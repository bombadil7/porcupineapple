==> flow/design.v <==
`timescale 1ns / 1ps
module ghost_ship(
	input             clk,
	input             rst,
    input      [9:0]  pixel_x,
    input      [9:0]  pixel_y,
    input      [7:0]  cursor,
	input      [3:0]  orientation,
	input      [3:0]  length,
	output reg        ghost_ship	
    );
	localparam [3:0] NORTH = 4'd1,
	                 EAST  = 4'd2,
					 SOUTH = 4'd4,
					 WEST  = 4'd8;	
	wire [3:0]  tile_x   = pixel_x[8:5];
	wire [3:0]  tile_y   = pixel_y[8:5] - 10'd3;    
	wire [3:0]  cursor_x = cursor[7:4];
	wire [3:0]  cursor_y = cursor[3:0];
	wire [3:0] tile_x_min, tile_x_max, tile_y_min, tile_y_max;
	assign tile_x_min =  (cursor_x - length + 6) >= 5 ? (cursor_x - length + 1) : 0;    
	assign tile_x_max =  (cursor_x + length - 1) <= 9 ? (cursor_x + length - 1) : 9;
	assign tile_y_min =  (cursor_y - length + 6) >= 5 ? (cursor_y - length + 1) : 0;
	assign tile_y_max =  (cursor_y + length - 1) <= 9 ? (cursor_y + length - 1) : 9;
	always @(posedge clk) begin
		case(orientation)
			NORTH: begin
				if ((tile_x == cursor_x) && (tile_y >= tile_y_min) && (tile_y <= cursor_y)) begin
					ghost_ship <= 1'b1;
				end else begin
					ghost_ship <= 1'b0;
				end
			end
			EAST:  begin
				if ((tile_y == cursor_y) && (tile_x >= cursor_x) && (tile_x <= tile_x_max)) begin
				    ghost_ship <= 1'b1;
				end else begin
					ghost_ship <= 1'b0;
				end
			end
			SOUTH: begin
				if ((tile_x == cursor_x) && (tile_y >= cursor_y) && (tile_y <= tile_y_max)) begin
				    ghost_ship <= 1'b1;
				end else begin
					ghost_ship <= 1'b0;
				end
			end
			WEST:  begin
				if ((tile_y == cursor_y) && (tile_x >= tile_x_min) && (tile_x <= cursor_x)) begin
				    ghost_ship <= 1'b1;
				end else begin
					ghost_ship <= 1'b0;
				end
			end
			default: begin ghost_ship <= 1'b0; end
		endcase
	end
endmodule
From RTL to reports: ghost_ship

Tool output for the design above, in the order of the flow.
Line numbers count from 1 in the design file above.
A cell with n/a has no value.

Design top: ghost_ship
Clock: clk
Library: sky130hd
Timing corner: tt_025C_1v80

Word level

Yosys after proc, flatten, opt, wreduce and memory -nomap, before mapping. Enables and synchronous resets that opt folds into registers are not counted as muxes. Memory bits, and registers merged into a memory's read port (data or address), are not among the register bits. Print and check cells are not counted. Equal cells are merged and count once.

Reductions and logical operators: 8
Equal/unequal tests: 6
Order comparisons: 12
Add/sub/neg operators: 11
Multiplexer cells: 9

Operators by type and width:

| cell                                                                                  | count |
| 32-bit by 3-bit adder with 32-bit output (second input constant)                      | 2 |
| 32-bit by 3-bit greater-or-equal comparator with 1-bit output (second input constant) | 2 |
| 32-bit by 4-bit <= comparator with 1-bit output (second input constant)               | 2 |
| 4-bit greater-or-equal comparator                                                     | 4 |
| 4-bit <= comparator                                                                   | 4 |
| 4-bit 2-to-1 mux                                                                      | 4 |
| 5-bit by 1-bit subtractor with 6-bit output (second input constant)                   | 2 |
| 4-bit by 4-bit adder with 5-bit output                                                | 2 |
| 4-bit by 4-bit subtractor with 5-bit output                                           | 2 |
| 1-bit logical AND                                                                     | 8 |
| 4-bit by 2-bit adder with 4-bit output (second input constant)                        | 2 |
| 4-bit equality test                                                                   | 2 |
| 4-bit by 1-bit equality test with 1-bit output (second input constant)                | 1 |
| 4-bit by 2-bit subtractor with 4-bit output (second input constant)                   | 1 |
| 4-bit by 2-bit equality test with 1-bit output (second input constant)                | 1 |
| 4-bit by 3-bit equality test with 1-bit output (second input constant)                | 1 |
| 4-bit equality test (second input constant)                                           | 1 |
| 1-bit case mux with 4-bit select                                                      | 1 |
| 1-bit 2-to-1 mux                                                                      | 4 |

Bits of input ports: 38
Output and inout port bits: 1
Cells after elaboration: 47
Register bits: 1

Depth

Yosys ltp: most cells in a row. Word level: on the elaborated netlist, between registers, memories and ports. Mapped: between sequential cells and ports; inverters and the memories' decode and read muxes count.

Depth after elaboration: 9
ABC_AREA: 1
Mapped depth: 25
Gate-level depth less buffers: 25

Netlist

Yosys stat after the flow's synthesis: flattened, memories mapped to cells. It holds for the ABC_AREA given above (unset counts as 0); a run with the other value may have another netlist.
The area totals of this step are shown rounded.

Cell types:

| type                      | count | area in all (um^2) |
| sky130_fd_sc_hd__ha_1     | 65    | 813.28 |
| sky130_fd_sc_hd__nand2_1  | 70    | 262.752 |
| sky130_fd_sc_hd__inv_1    | 67    | 251.491 |
| sky130_fd_sc_hd__nand3_1  | 30    | 150.144 |
| sky130_fd_sc_hd__fa_1     | 4     | 80.077 |
| sky130_fd_sc_hd__a21oi_1  | 13    | 65.062 |
| sky130_fd_sc_hd__nand4_1  | 10    | 62.56 |
| sky130_fd_sc_hd__xor2_1   | 6     | 52.55 |
| sky130_fd_sc_hd__nor2_1   | 13    | 48.797 |
| sky130_fd_sc_hd__o21bai_1 | 5     | 37.536 |
| sky130_fd_sc_hd__a21oi_4  | 2     | 32.531 |
| sky130_fd_sc_hd__nand2_2  | 5     | 31.28 |
| sky130_fd_sc_hd__o211ai_1 | 4     | 30.029 |
| sky130_fd_sc_hd__dfxtp_1  | 1     | 20.019 |
| sky130_fd_sc_hd__nor3_1   | 4     | 20.019 |
| sky130_fd_sc_hd__o21ai_0  | 4     | 20.019 |
| sky130_fd_sc_hd__xnor2_1  | 2     | 17.517 |
| sky130_fd_sc_hd__nand3b_1 | 2     | 15.014 |

Other cell types: 8; their cells: 11.

Mapped flip-flops: 1
Area of sequential cells: 20.0 um^2
Buffers: 0
Chip area (Yosys): 2080 um^2
Cells in the netlist: 318

Path before layout

Path of least setup slack by OpenSTA after synthesis, without wires, with an ideal clock, recovery checks aside; 20% of the period is set as input and as output delay. Where synthesis merged equal registers, the netlist keeps one of their names.

Path kind: input -> register
From: input cursor[4]
To: register ghost_ship
Arrival time: 4.185 ns
Driving pins on the path: 25
Slack: 2.023 ns
Delay of the path: 3.033 ns
Path buffers: 0
Time at the first pin: 1.264 ns
Required time: 6.208 ns
Library setup time: 0.112 ns
Clock period: 6.32 ns
Input delay: 1.264 ns
Synthesis period reached: 4.297 ns

"delay of the path" = arrival - input delay + setup time.
"driving pins on the path" counts driving pins, that of a launching flip-flop among them; a cell with two outputs on the path counts twice.
"synthesis period reached" is the clock period less the worst setup slack; recovery checks do not enter. This is arithmetic on one report: input and output delays are still those of the set period (20% each).
Between the ends stands the longest chain of elaborated cells between them, by number of cells; it is not shown to be the way that was timed. Of several equally long chains one is given.
A line is the first line of the expression or statement that the cell stems from. Yosys adds cells for indexed reads and writes and turns some case tables into memories.
At most two assigning lines are given for a register; there are more.

Path through: sky130_fd_sc_hd__inv_1 sky130_fd_sc_hd__ha_1 sky130_fd_sc_hd__fa_1 sky130_fd_sc_hd__or2_2 sky130_fd_sc_hd__nand2_4 sky130_fd_sc_hd__inv_1 sky130_fd_sc_hd__ha_1 sky130_fd_sc_hd__inv_1 sky130_fd_sc_hd__nand3_1 sky130_fd_sc_hd__ha_1 sky130_fd_sc_hd__nand2_1 sky130_fd_sc_hd__nor3b_1 sky130_fd_sc_hd__nand3_1 sky130_fd_sc_hd__nor2_1 sky130_fd_sc_hd__nand2_1 sky130_fd_sc_hd__nand2_1 sky130_fd_sc_hd__ha_1 sky130_fd_sc_hd__nand2_1 sky130_fd_sc_hd__inv_1 sky130_fd_sc_hd__nand3_1 sky130_fd_sc_hd__nand3_1 sky130_fd_sc_hd__nand3_1 sky130_fd_sc_hd__nand2_1 sky130_fd_sc_hd__inv_1 sky130_fd_sc_hd__nand2_1
Cells in the longest elaborated chain: 9
Elaborated cells between the ends (all ways): 27
Classes of those cells: add/sub: 5; compare: 6; eq/ne: 1; mux: 7; reduce/logical: 8

Ends and longest elaborated chain, post-synthesis:

| what                                                          | RTL line | source |
| from (decl)                                                   | 7        | `input      [7:0]  cursor,` |
| 4-bit by 4-bit subtractor with 5-bit output                   | 21       | `assign tile_x_min = (cursor_x - length + 6) >= 5 ? (cursor_x - length + 1) : 0;` |
| 32-bit by 3-bit adder with 32-bit output                      | 21       |  |
| 32-bit by 3-bit greater-or-equal comparator with 1-bit output | 21       |  |
| 4-bit 2-to-1 mux                                              | 21       |  |
| 4-bit greater-or-equal comparator                             | 49       | `if ((tile_y == cursor_y) && (tile_x >= tile_x_min) && (tile_x <= cursor_x)) begin` |
| 1-bit logical AND x2                                          | 49       |  |
| 1-bit 2-to-1 mux                                              | 49       |  |
| 1-bit case mux with 4-bit select                              | 26       | `case(orientation)` |
| to (assign)                                                   | 29       | `ghost_ship <= 1'b1;` |
| to (assign)                                                   | 31       | `ghost_ship <= 1'b0;` |
| to (decl)                                                     | 10       | `output reg ghost_ship` |

Path in the finished layout

Path of least setup slack in the final report of job 1 (OpenROAD, finished layout, wires in). Where an end is a register, its clock arrival counts in the times.

Path kind: input -> register
From: input cursor[4]
To: register ghost_ship
Arrival time: 6.13 ns
Driving pins on the path: 26
Clock period: 10.7 ns
Required time: 10.58 ns
Time at the first pin: 2.14 ns
Input delay: 2.14 ns
Slack: 4.46 ns
Path buffers: 1
Library setup time: 0.12 ns

Between the ends stands the longest chain of elaborated cells between them, by number of cells; it is not shown to be the way that was timed. Of several equally long chains one is given.
At most two assigning lines are given for a register; there are more.

Path through: sky130_fd_sc_hd__clkdlybuf4s50_1 sky130_fd_sc_hd__inv_1 sky130_fd_sc_hd__ha_1 sky130_fd_sc_hd__fa_1 sky130_fd_sc_hd__or2_2 sky130_fd_sc_hd__nand2_4 sky130_fd_sc_hd__inv_1 sky130_fd_sc_hd__ha_1 sky130_fd_sc_hd__inv_1 sky130_fd_sc_hd__nand3_1 sky130_fd_sc_hd__ha_1 sky130_fd_sc_hd__nand2_1 sky130_fd_sc_hd__nor3b_1 sky130_fd_sc_hd__nand3_1 sky130_fd_sc_hd__nor2_1 sky130_fd_sc_hd__nand2_1 sky130_fd_sc_hd__nand2_1 sky130_fd_sc_hd__ha_1 sky130_fd_sc_hd__nand2_1 sky130_fd_sc_hd__nand2_1 sky130_fd_sc_hd__nand2_1 sky130_fd_sc_hd__nand3_1 sky130_fd_sc_hd__nand3_1 sky130_fd_sc_hd__nand2_1 sky130_fd_sc_hd__inv_1 sky130_fd_sc_hd__nand2_1
Cells in the longest elaborated chain: 9
Elaborated cells between the ends (all ways): 27
Classes of those cells: add/sub: 5; compare: 6; eq/ne: 1; mux: 7; reduce/logical: 8

Ends and longest elaborated chain, after layout:

| what                                                          | RTL line | source |
| from (decl)                                                   | 7        | `input      [7:0]  cursor,` |
| 4-bit by 4-bit subtractor with 5-bit output                   | 21       | `assign tile_x_min = (cursor_x - length + 6) >= 5 ? (cursor_x - length + 1) : 0;` |
| 32-bit by 3-bit adder with 32-bit output                      | 21       |  |
| 32-bit by 3-bit greater-or-equal comparator with 1-bit output | 21       |  |
| 4-bit 2-to-1 mux                                              | 21       |  |
| 4-bit greater-or-equal comparator                             | 49       | `if ((tile_y == cursor_y) && (tile_x >= tile_x_min) && (tile_x <= cursor_x)) begin` |
| 1-bit logical AND x2                                          | 49       |  |
| 1-bit 2-to-1 mux                                              | 49       |  |
| 1-bit case mux with 4-bit select                              | 26       | `case(orientation)` |
| to (assign)                                                   | 29       | `ghost_ship <= 1'b1;` |
| to (assign)                                                   | 31       | `ghost_ship <= 1'b0;` |
| to (decl)                                                     | 10       | `output reg ghost_ship` |

Subject: ghost_ship on sky130hd, stored results

Hello all,

Below are 2 stored runs of the flow (Yosys, OpenROAD; platform sky130hd) on ghost_ship, each with its settings and what was measured, unordered. Constraints: input delay and output delay 20% of the set period each, output load 0.01 pF.
"clock period reached" means the clock period less the worst setup slack. The figure is calculated, with input and output delays left at 20% of the set period.
"time of the worst setup path" means the part of the period allowed to the worst setup path (the constraints hold back 20% at inputs and 20% at outputs) less its slack; where the path has registers, the arrival times of their clocks count too.
"total power after layout" is the tool's figure for a default switching activity; nothing was simulated.
Values from the reports are rounded here.
Settings: . = not set for that run.
A result given as . is not shown for that run.

| item                                 | job 1             | job 2 |
| period_ns                            | 10.7              | 4.72  |
| CORE_UTILIZATION                     | 24                | 70    |
| SETUP_SLACK_MARGIN                   | 2.48              | .     |
| CORE_MARGIN                          | 2                 | 9     |
| CELL_PAD_IN_SITES_DETAIL_PLACEMENT   | 2                 | 2     |
| ABC_AREA                             | 1                 | 1     |
| CTS_CLUSTER_DIAMETER                 | 24                | .     |
| MAX_ROUTING_LAYER                    | met5              | .     |
| CAP_MARGIN                           | 20                | 20    |
| SLEW_MARGIN                          | 20                | 30    |
| PLACE_DENSITY_LB_ADDON               | .                 | 0.08  |
| CORE_ASPECT_RATIO                    | .                 | 0.7   |
| CELL_PAD_IN_SITES_GLOBAL_PLACEMENT   | .                 | 0     |
| CTS_CLUSTER_SIZE                     | .                 | 10    |
| MIN_ROUTING_LAYER                    | .                 | met2  |
| utilization after layout (%)         | 29.7              | .     |
| clock period reached (ns)            | 6.243             | .     |
| total power after layout (mW)        | 0.183             | .     |
| lowest setup slack (ns)              | 4.46              | .     |
| chip area in the Yosys report (um^2) | 2080              | .     |
| time of the worst setup path (ns)    | 4.10              | .     |
| type of the worst setup path         | input -> register | .     |
| setup total negative slack (ns)      | 0.000             | .     |
| area of the die (um^2)               | 9450              | .     |

Job 2: incomplete, placement halted on DPL-0033

Thanks
